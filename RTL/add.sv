==> flow/design.v <==
module add (
    input logic clk,
	input logic rst_b,
    input logic add_req,
	input logic [2:0] add_req_id,
	input logic [63:0] add_data1,
	input logic [63:0] add_data2,
	input logic grant,
	output logic add_rsp,
	output logic [2:0] add_rsp_id,
	output logic [63:0] add_rsp_data,
	output logic add_free
);
logic add_req_q;
logic [2:0] add_req_id_q;
logic [63:0] add_data1_q, add_data2_q;
logic add_rsp_prev;
logic [2:0] add_rsp_id_prev;
logic [64:0] add_rsp_data_prev;
always_ff @(posedge clk or negedge rst_b) begin
    if(!rst_b) begin
	    add_free <= 1'b1;
		add_rsp <= '0;
		add_rsp_id <= '0;
		add_rsp_data <= '0;
		add_rsp_prev <= '0;
		add_req_q <= '0;
	end else 
	begin
	    if(add_req) add_free <= 1'b0;
	    add_req_q <= add_req;
		add_req_id_q <= add_req_id;
		add_data1_q <= add_data1;
		add_data2_q <= add_data2;
		add_rsp_prev <= add_req_q;
		add_rsp_id_prev <= add_req_id_q;
		add_rsp_data_prev <= (add_data1_q + add_data2_q);
		if(grant) begin
		    add_free <= 1'b1;
			add_rsp <= 0;
			add_rsp_id <= '0;
			add_rsp_data <= '0;
		end else begin
			if(add_rsp_prev) begin
				add_rsp <= 1'b1;
				add_rsp_id <= add_rsp_id_prev;
				add_rsp_data <= add_rsp_data_prev[63:0];
			end
		end	
    end
end
endmodule
Tool chain data of add:

Tool output for the design above, in the order of the flow.
Lines are those of the file above, counted from 1.
Operators: Yosys type, input widths -> output width; for muxes data width and select width s.
Cell names lack the library's common part.
A cell with n/a has no value.

* top: add
* clock: clk
* library: sky130hd
* library corner: tt_025C_1v80

Elaborated design:

Source: Yosys, flattened and elaborated, memories not mapped. Widths are those after wreduce. Registers that Yosys merges into a memory's read port (data or address) are not register bits. Print and check cells do not count. Equal cells are merged and count once.

* register bits after elaboration: 269
* bits of input ports: 135
* output and inout bits: 69
* elaborated cells: 22

* add/subtract/negate cells: 1
* mux-type cells: 8
* reductions and logical operators: 2

Operators by type and width (count)
* $mux 64: 2
* $add 64x64->64: 1
* $mux 3: 2
* $reduce_bool 2->1: 2
* $mux 1: 4

Depth:

Depth = most cells in a row (Yosys ltp): at word level without a register or memory, in the mapped netlist without a sequential cell, where the memories' decode and read muxes count.

* depth in word-level cells: 2
* ABC_AREA: 0
* gate-level depth with buffers: 11
* depth with buffers taken out: 11

After synthesis:

Source: synth_stat.txt of the flow (Yosys; design flattened, memories mapped). It holds for the ABC_AREA given above (unset counts as 0); a run with the other value may have another netlist.
Totals and module areas in this step are rounded.

* cell count: 977
* chip area (Yosys): 12500 um2
* sequential part of the area: 7720 um2
* mapped flip-flops: 269
* buffer cells: 34

Cell types
* edfxtp_1: count 198, total area 5.95E+03 um2
* dfrtp_1: count 70, total area 1751.68 um2
* ha_1: count 63, total area 788.256 um2
* mux2i_1: count 67, total area 670.643 um2
* nor2_1: count 110, total area 412.896 um2
* a21oi_1: count 73, total area 365.35 um2
* xnor2_1: count 33, total area 289.027 um2
* a21o_1: count 35, total area 262.752 um2
* xor2_1: count 27, total area 236.477 um2
* nand2_1: count 59, total area 221.462 um2
* o21ai_0: count 33, total area 165.158 um2
* nand4_1: count 16, total area 100.096 um2
* o21bai_1: count 13, total area 97.594 um2
* nand3_1: count 18, total area 90.086 um2
* clkbuf_1: count 17, total area 63.811 um2
* inv_1: count 16, total area 60.058 um2
* nor2b_1: count 9, total area 56.304 um2
* o21ai_1: count 9, total area 45.043 um2

Not listed: further types 47, cells in them 111.

Path before layout:

Path of least setup slack by OpenSTA after synthesis, without wires, with an ideal clock, recovery checks aside; 20% of the period is set as input and as output delay. Where synthesis merged equal registers, the netlist keeps one of their names.

* path kind: register -> register
* start point: register add_data1_q[0]
* end point: register add_rsp_data_prev[36]
* period: 5110 ps
* setup time: 261 ps
* time at the first pin: 0 ps
* arrival: 2577 ps
* required time: 4849 ps
* setup slack: 2272 ps
* path delay: 2838 ps
* driving pins on the path: 11
* path buffers: 0
* synthesis period reached: 2838 ps

"path delay" is the arrival time less input delay plus setup time.
"driving pins on the path" counts driving pins, that of a launching flip-flop among them; a cell with two outputs on the path counts twice.
"synthesis period reached" = period - worst setup slack (recovery checks aside). The figure is calculated, with input and output delays left at 20% of the set period.
Between the ends stands the longest chain of elaborated cells between them, by number of cells; it is not shown to be the way that was timed. Of several equally long chains one is given.
A line is the first line of the expression or statement that the cell stems from. Yosys adds cells for indexed reads and writes and turns some case tables into memories.

* path through: edfxtp_1 -> ha_1 -> fa_1 -> a21oi_1 -> nor2_1 -> nor4_2 -> nor2_2 -> a31oi_4 -> a21oi_2 -> or4_1 -> xor2_1
* length of the longest elaborated chain: 1
* elaborated cells between the ends (all ways): 1
* source lines of those cells: 1
* those cells by class: add/sub: 1

Ends and longest elaborated chain, post-synthesis
* from (decl): line 16 `logic [63:0] add_data1_q, add_data2_q;`
* from (assign): line 33 `add_data1_q <= add_data1;`
* $add 64x64->64: line 37 `add_rsp_data_prev <= (add_data1_q + add_data2_q);`
* to (assign): line 37

Path in the finished layout:

Path of least setup slack in the final report of entry A (OpenROAD, finished layout, wires in). Where an end is a register, its clock arrival counts in the times.
The report prints the path's times to 10 ps; the period is as set.

* path kind: register -> register
* start point: register add_data2_q[18]
* end point: register add_rsp_data_prev[61]
* period: 2940 ps
* setup time: 250 ps
* time at the first pin: 550 ps
* arrival: 3150 ps
* required time: 3230 ps
* setup slack: 90 ps
* driving pins on the path: 13
* path buffers: 2

Between the ends stands the longest chain of elaborated cells between them, by number of cells; it is not shown to be the way that was timed. Of several equally long chains one is given.

* path through: edfxtp_1 -> ha_4 -> a21o_1 -> a21o_1 -> a221o_1 -> nor2b_1 -> a21oi_2 -> buf_4 -> o211ai_1 -> a31oi_1 -> buf_4 -> o221ai_2 -> xor2_1
* length of the longest elaborated chain: 1
* elaborated cells between the ends (all ways): 1
* source lines of those cells: 1
* those cells by class: add/sub: 1

Ends and longest elaborated chain, after layout
* from (decl): line 16 `logic [63:0] add_data1_q, add_data2_q;`
* from (assign): line 34 `add_data2_q <= add_data2;`
* $add 64x64->64: line 37 `add_rsp_data_prev <= (add_data1_q + add_data2_q);`
* to (assign): line 37

Ticket comment

add through Yosys and OpenROAD on sky130hd: 2 stored runs, unordered, with their settings and measured results. The constraints put input and output delay at 20% of the set period each and load the outputs with 0.01 pF.
"period achieved" is the run's clock period less its worst setup slack. It is reckoned from that one timing run; input and output delays stay at 20% of the period that was set.
"worst path time" is the time allowed to the run's worst setup path (the clock period less input and output delay, where it has them) less its slack. Clock arrival times count: a late capture clock shortens it, a late launch clock lengthens it.
"power" is the tool's figure for a default switching activity; nothing was simulated.
"worst path time" is known to 10 ps.
Results are given in rounded form.

### Entry A

==> flow/run.sh <==
#!/bin/bash
# the make line also repeats the synthesis and layout settings of config.mk as NAME=value (left out here)
make -C /OpenROAD-flow-scripts/flow DESIGN_CONFIG=/design/flow/config.mk WORK_HOME=/design/flow/orfs CLKGATE_MAP_FILE= finish
==> flow/config.mk <==
export PLATFORM = sky130hd
export DESIGN_NAME = add
export DESIGN_NICKNAME = add
export VERILOG_FILES = /design/flow/design.v
export SDC_FILE = /design/flow/constraint.sdc
export NUM_CORES = 4
export LEC_CHECK = 0
export CAP_MARGIN = 20
export CORE_MARGIN = 2
export CORE_UTILIZATION = 40
export SLEW_MARGIN = 20
==> flow/constraint.sdc <==
create_clock -name core_clock -period 2.94 [get_ports {clk}]
set_input_delay 0.5880 -clock core_clock [delete_from_list [all_inputs] [get_ports {clk}]]
set_output_delay 0.5880 -clock core_clock [all_outputs]
set_load 0.01 [all_outputs]

Results of entry A:
- Cell area after synthesis: 12500 um2
- Total die area: 32600 um2
- Standard-cell area after layout: 16800 um2
- Utilization after layout: 54.9%
- Lowest setup slack: 86 ps
- Setup TNS: 0 ps
- Post-route worst hold slack: 353 ps
- Power: 10800 µW
- Period achieved: 2854 ps
- Worst path time: 2850 ps
- Critical path kind: register -> register

### Entry B

==> flow/run.sh <==
#!/bin/bash
# the make line also repeats the synthesis and layout settings of config.mk as NAME=value (left out here)
make -C /OpenROAD-flow-scripts/flow DESIGN_CONFIG=/design/flow/config.mk WORK_HOME=/design/flow/orfs CLKGATE_MAP_FILE= finish
==> flow/config.mk <==
export PLATFORM = sky130hd
export DESIGN_NAME = add
export DESIGN_NICKNAME = add
export VERILOG_FILES = /design/flow/design.v
export SDC_FILE = /design/flow/constraint.sdc
export NUM_CORES = 4
export LEC_CHECK = 0
export CAP_MARGIN = 30
export CELL_PAD_IN_SITES_GLOBAL_PLACEMENT = 2
export CORE_ASPECT_RATIO = 1.68
export CORE_MARGIN = 2
export CORE_UTILIZATION = 54
export GPL_TIMING_DRIVEN = 1
export MAX_ROUTING_LAYER = met5
export SLEW_MARGIN = 20
==> flow/constraint.sdc <==
create_clock -name core_clock -period 1.97 [get_ports {clk}]
set_input_delay 0.3940 -clock core_clock [delete_from_list [all_inputs] [get_ports {clk}]]
set_output_delay 0.3940 -clock core_clock [all_outputs]
set_load 0.01 [all_outputs]

Results of entry B:
- Cell area after synthesis: 12500 um2
- Total die area: 24400 um2
- Standard-cell area after layout: 18600 um2
- Utilization after layout: 81.4%
- Lowest setup slack: -815 ps
- Setup TNS: -32300 ps
- Post-route worst hold slack: 338 ps
- Power: 16900 µW
- Period achieved: 2785 ps
- Worst path time: 2790 ps
- Critical path kind: register -> register
