==> flow/design.v <==
module mul (
    input logic clk,
	input logic rst_b,
    input logic mul_req,
	input logic [2:0] mul_req_id,
	input logic [63:0] mul_data1,
	input logic [63:0] mul_data2,
	input logic grant,
	output logic mul_rsp,
	output logic [2:0] mul_rsp_id,
	output logic [63:0] mul_rsp_data,
	output logic mul_free
);
logic mul_req_q;
logic [2:0] mul_req_id_q;
logic [63:0] mul_data1_q, mul_data2_q;
logic mul_req_q2;
logic [2:0] mul_req_id_q2;
logic [63:0] mul_data1_q2, mul_data2_q2;
logic mul_rsp_prev;
logic [2:0] mul_rsp_id_prev;
logic [128:0] mul_rsp_data_prev;
always_ff @(posedge clk or negedge rst_b) begin
    if(!rst_b) begin
	    mul_free <= 1'b1;
		mul_req_q <= '0;
		mul_req_q2 <= '0;
		mul_rsp <= '0;
		mul_rsp_id <= '0;
		mul_rsp_data <= '0;
		mul_rsp_prev <= '0;
	end else begin
	    if(mul_req) mul_free <= 1'b0;
	    mul_req_q <= mul_req;
		mul_req_id_q <= mul_req_id;
		mul_data1_q <= mul_data1;
		mul_data2_q <= mul_data2;
		mul_req_q2 <= mul_req_q;
		mul_req_id_q2 <= mul_req_id_q;
		mul_data1_q2 <= mul_data1_q;
		mul_data2_q2 <= mul_data2_q;
		mul_rsp_prev <= mul_req_q2;
		mul_rsp_id_prev <= mul_req_id_q2;
		mul_rsp_data_prev <= (mul_data1_q2 * mul_data2_q2);
		if(grant) begin
		    mul_free <= 1'b1;
			mul_rsp <= 0;
			mul_rsp_id <= '0;
			mul_rsp_data <= '0;
		end else begin
			if(mul_rsp_prev) begin
				mul_rsp <= 1'b1;
				mul_rsp_id <= mul_rsp_id_prev;
				mul_rsp_data <= mul_rsp_data_prev[63:0];
			end
		end	
    end
end
endmodule
# Reports on mul
# What the tools print for mul, step after step.
# Lines are those of the file above, counted from 1.
# Operators: Yosys type, input widths -> output width; for muxes data width and select width s.
# Cell names lack the library's common part.
design:
  design: "mul"
  clock: "clk"
  lib: "sky130hd"
  pvt_corner: "tt_025C_1v80"

# Word-level counts
# Source: Yosys, flattened and elaborated, memories not mapped. Widths are those after wreduce. Registers that Yosys merges into a memory's read port (data or address) are not register bits. Print and check cells do not count. Equal cells are merged and count once.
op_classes:
  multipliers: 1
  muxes: 8
  n_reduce_logical: 2
ops:
  columns: ["op", "count"]
  rows:
  - ["$mul 64x64->64", 1]
  - ["$mux 64", 2]
  - ["$mux 3", 2]
  - ["$reduce_bool 2->1", 2]
  - ["$mux 1", 4]
bits:
  regBits: 401
  in_bits: 135
  out_inout_bits: 69
  wordCells: 26

# Depth
# Depth = most cells in a row (Yosys ltp): at word level without a register or memory, in the mapped netlist without a sequential cell, where the memories' decode and read muxes count.
logic_depth:
  depth_word: 2
  ABC_AREA: 0
  mapped_depth: 35
  mapped_depth_nobuf: 32

# Synthesis result
# Yosys stat after the flow's synthesis: flattened, memories mapped to cells. It holds for the ABC_AREA given above (unset counts as 0); a run with the other value may have another netlist.
types:
  columns: ["cell", "count", "type_area_um2"]
  rows:
  - ["fa_1", 1831, 3.67E+04]
  - ["edfxtp_1", 329, 9.88E+03]
  - ["inv_1", 1880, 7.06E+03]
  - ["and2_1", 992, 6.21E+03]
  - ["nand2_1", 1129, 4.24E+03]
  - ["ha_1", 311, 3.89E+03]
  - ["dfrtp_1", 71, 1.78E+03]
  - ["clkbuf_1", 427, 1.6E+03]
  - ["xnor2_1", 142, 1.24E+03]
  - ["mux2i_1", 67, 670.643]
  - ["xor2_1", 40, 350.336]
  - ["nor2_1", 89, 334.07]
  - ["a21oi_1", 65, 325.312]
  - ["a21o_1", 31, 232.723]
  - ["o21ai_0", 27, 135.13]
  - ["nand3_1", 18, 90.086]
  - ["o21bai_1", 10, 75.072]
  - ["a31oi_1", 10, 62.56]
# Other cell types: 54; their cells: 123.
mapped:
  mapped_cells: 7592
  yosys_area_um2: 75810.2
  seq_area_um2: 11682.5
  ffs: 401
  buf_cells: 445

# Worst setup path after synthesis
# Source: OpenSTA report_checks on the synthesized netlist (no wires, ideal clock, input and output delay 20% of the period each), path of least setup slack; recovery checks are left aside. Register names are those of the netlist, which keeps one name where synthesis merged equal registers.
synth_timing:
  path_type: "flip-flop to flip-flop"
  from: "reg mul_data2_q2[4]"
  to: "reg mul_rsp_data_prev[57]"
  clock_period_ps: 8960
  launch_ps: 0
  arrival_time_ps: 8078
  required_time_ps: 8700
  path_slack_ps: 622
  delay_ps: 8338
  driving_pins: 30
  path_buffers: 2
  synth_period_reached_ps: 8338
# "delay_ps" = arrival - input delay + setup time.
# "driving_pins" counts driving pins, that of a launching flip-flop among them; a cell with two outputs on the path counts twice.
# "synth_period_reached_ps" = period - worst setup slack (recovery checks aside). The figure is calculated, with input and output delays left at 20% of the set period.
# Between the ends stands the longest chain of elaborated cells between them, by number of cells; it is not shown to be the way that was timed. Of several equally long chains one is given.
# A line is the first line of the expression or statement that the cell stems from. Yosys adds cells for indexed reads and writes and turns some case tables into memories.
synth_between:
  path_cell_list: "edfxtp_1 -> clkbuf_1 -> clkbuf_1 -> nand2_1 -> fa_1 -> fa_1 -> inv_1 -> fa_1 -> fa_1 -> fa_1 -> inv_1 -> fa_1 -> inv_1 -> fa_1 -> fa_1 -> fa_1 -> inv_1 -> fa_1 -> inv_1 -> ha_1 -> a21o_1 -> a21o_1 -> a21oi_1 -> o21ai_0 -> a31oi_1 -> o22ai_1 -> a2111oi_2 -> o211ai_2 -> a31oi_1 -> xnor2_1"
  elab_chain_len: 1
  cells_between: 1
  lines_between: 1
  classes_between: "mul (1)"
synth_rtl:
  columns: ["item", "line", "rtl"]
  rows:
  - ["start: declaration", 19, "logic [63:0] mul_data1_q2, mul_data2_q2;"]
  - ["start: assignment", 41, "mul_data2_q2 <= mul_data2_q;"]
  - ["$mul 64x64->64", 44, "mul_rsp_data_prev <= (mul_data1_q2 * mul_data2_q2);"]
  - ["end: assignment", 44, null]

# Timing after layout
# Path of least setup slack in the final report of entry A (OpenROAD, finished layout, wires in). Where an end is a register, its clock arrival counts in the times.
# The report prints the path's times to 10 ps; the period is as set.
layout_timing:
  path_type: "flip-flop to flip-flop"
  from: "reg mul_data1_q2[28]"
  to: "reg mul_rsp_data_prev[63]"
  clock_period_ps: 9060
  launch_ps: 660
  arrival_time_ps: 9330
  required_time_ps: 9480
  path_slack_ps: 150
  driving_pins: 30
  path_buffers: 2
# Between the ends stands the longest chain of elaborated cells between them, by number of cells; it is not shown to be the way that was timed. Of several equally long chains one is given.
layout_between:
  path_cell_list: "edfxtp_1 -> buf_4 -> and2_1 -> fa_1 -> inv_1 -> fa_1 -> inv_1 -> fa_1 -> fa_1 -> fa_1 -> inv_1 -> fa_1 -> inv_1 -> fa_1 -> fa_1 -> fa_1 -> inv_1 -> fa_1 -> inv_1 -> ha_1 -> buf_4 -> a21o_1 -> a21oi_1 -> o31ai_1 -> a21oi_1 -> a31o_2 -> o211ai_2 -> o21ai_0 -> o2bb2ai_1 -> xnor2_1"
  elab_chain_len: 1
  cells_between: 1
  lines_between: 1
  classes_between: "mul (1)"
layout_rtl:
  columns: ["item", "line", "rtl"]
  rows:
  - ["start: declaration", 19, "logic [63:0] mul_data1_q2, mul_data2_q2;"]
  - ["start: assignment", 40, "mul_data1_q2 <= mul_data1_q;"]
  - ["$mul 64x64->64", 44, "mul_rsp_data_prev <= (mul_data1_q2 * mul_data2_q2);"]
  - ["end: assignment", 44, null]

--- measured runs ---
Record of 2 stored runs of the RTL-to-layout flow on mul, platform sky130hd. The runs are unordered. Constraints: input delay and output delay 20% of the set period each, output load 0.01 pF.
"achievedPeriod_ps" means the clock period less the worst setup slack. The figure is calculated, with input and output delays left at 20% of the set period.
"worst_path_ps": the worst setup path's part of the clock period (all of it between registers, 20% less for each end at a port) less its slack. A launch clock that arrives late makes it longer, a capture clock that arrives late makes it shorter.
"worst_path_ps" is known to 10 ps.

--- entry A ---
==> flow/run.sh <==
#!/bin/bash
# the make line also repeats the synthesis and layout settings of config.mk as NAME=value (left out here)
make -C /OpenROAD-flow-scripts/flow DESIGN_CONFIG=/design/flow/config.mk WORK_HOME=/design/flow/orfs CLKGATE_MAP_FILE= finish
==> flow/config.mk <==
export PLATFORM = sky130hd
export DESIGN_NAME = mul
export DESIGN_NICKNAME = mul
export VERILOG_FILES = /design/flow/design.v
export SDC_FILE = /design/flow/constraint.sdc
export NUM_CORES = 4
export LEC_CHECK = 0
export CAP_MARGIN = 20
export CORE_ASPECT_RATIO = 1.13
export CORE_MARGIN = 2
export CORE_UTILIZATION = 53
export CTS_CLUSTER_DIAMETER = 89
export MAX_ROUTING_LAYER = met5
export PLACE_DENSITY_LB_ADDON = 0.29
export SLEW_MARGIN = 35
==> flow/constraint.sdc <==
create_clock -name core_clock -period 9.06 [get_ports {clk}]
set_input_delay 1.8120 -clock core_clock [delete_from_list [all_inputs] [get_ports {clk}]]
set_output_delay 1.8120 -clock core_clock [all_outputs]
set_load 0.01 [all_outputs]

==> results, as YAML <==
results:
  fin_tns_ps: 0
  achievedPeriod_ps: 8912
  worstSetupSlack_ps: 148
  worst_path_ps: 8910
  worst_path_kind: "flip-flop to flip-flop"
  fin_hold_ws_ps: 352
  layout_stdcell_area_um2: 83622.7
  finalUtil_pct: 58.9
  die_area_um2: 146085.0
  synthArea_um2: 75810.2

--- entry B ---
==> flow/run.sh <==
#!/bin/bash
# the make line also repeats the synthesis and layout settings of config.mk as NAME=value (left out here)
make -C /OpenROAD-flow-scripts/flow DESIGN_CONFIG=/design/flow/config.mk WORK_HOME=/design/flow/orfs CLKGATE_MAP_FILE= finish
==> flow/config.mk <==
export PLATFORM = sky130hd
export DESIGN_NAME = mul
export DESIGN_NICKNAME = mul
export VERILOG_FILES = /design/flow/design.v
export SDC_FILE = /design/flow/constraint.sdc
export NUM_CORES = 4
export LEC_CHECK = 0
export ABC_AREA = 1
export CAP_MARGIN = 20
export CELL_PAD_IN_SITES_GLOBAL_PLACEMENT = 3
export CORE_MARGIN = 2
export CORE_UTILIZATION = 56
export CTS_CLUSTER_DIAMETER = 148
export CTS_CLUSTER_SIZE = 19
export GPL_ROUTABILITY_DRIVEN = 1
export GPL_TIMING_DRIVEN = 1
export PLACE_DENSITY_LB_ADDON = 0.13
export SETUP_SLACK_MARGIN = 2.17
export SLEW_MARGIN = 20
export TNS_END_PERCENT = 90
==> flow/constraint.sdc <==
create_clock -name core_clock -period 10.9 [get_ports {clk}]
set_input_delay 2.1800 -clock core_clock [delete_from_list [all_inputs] [get_ports {clk}]]
set_output_delay 2.1800 -clock core_clock [all_outputs]
set_load 0.01 [all_outputs]

==> results, as YAML <==
outcome: "no final report: placement broke off with FLW-0024"
--- end ---
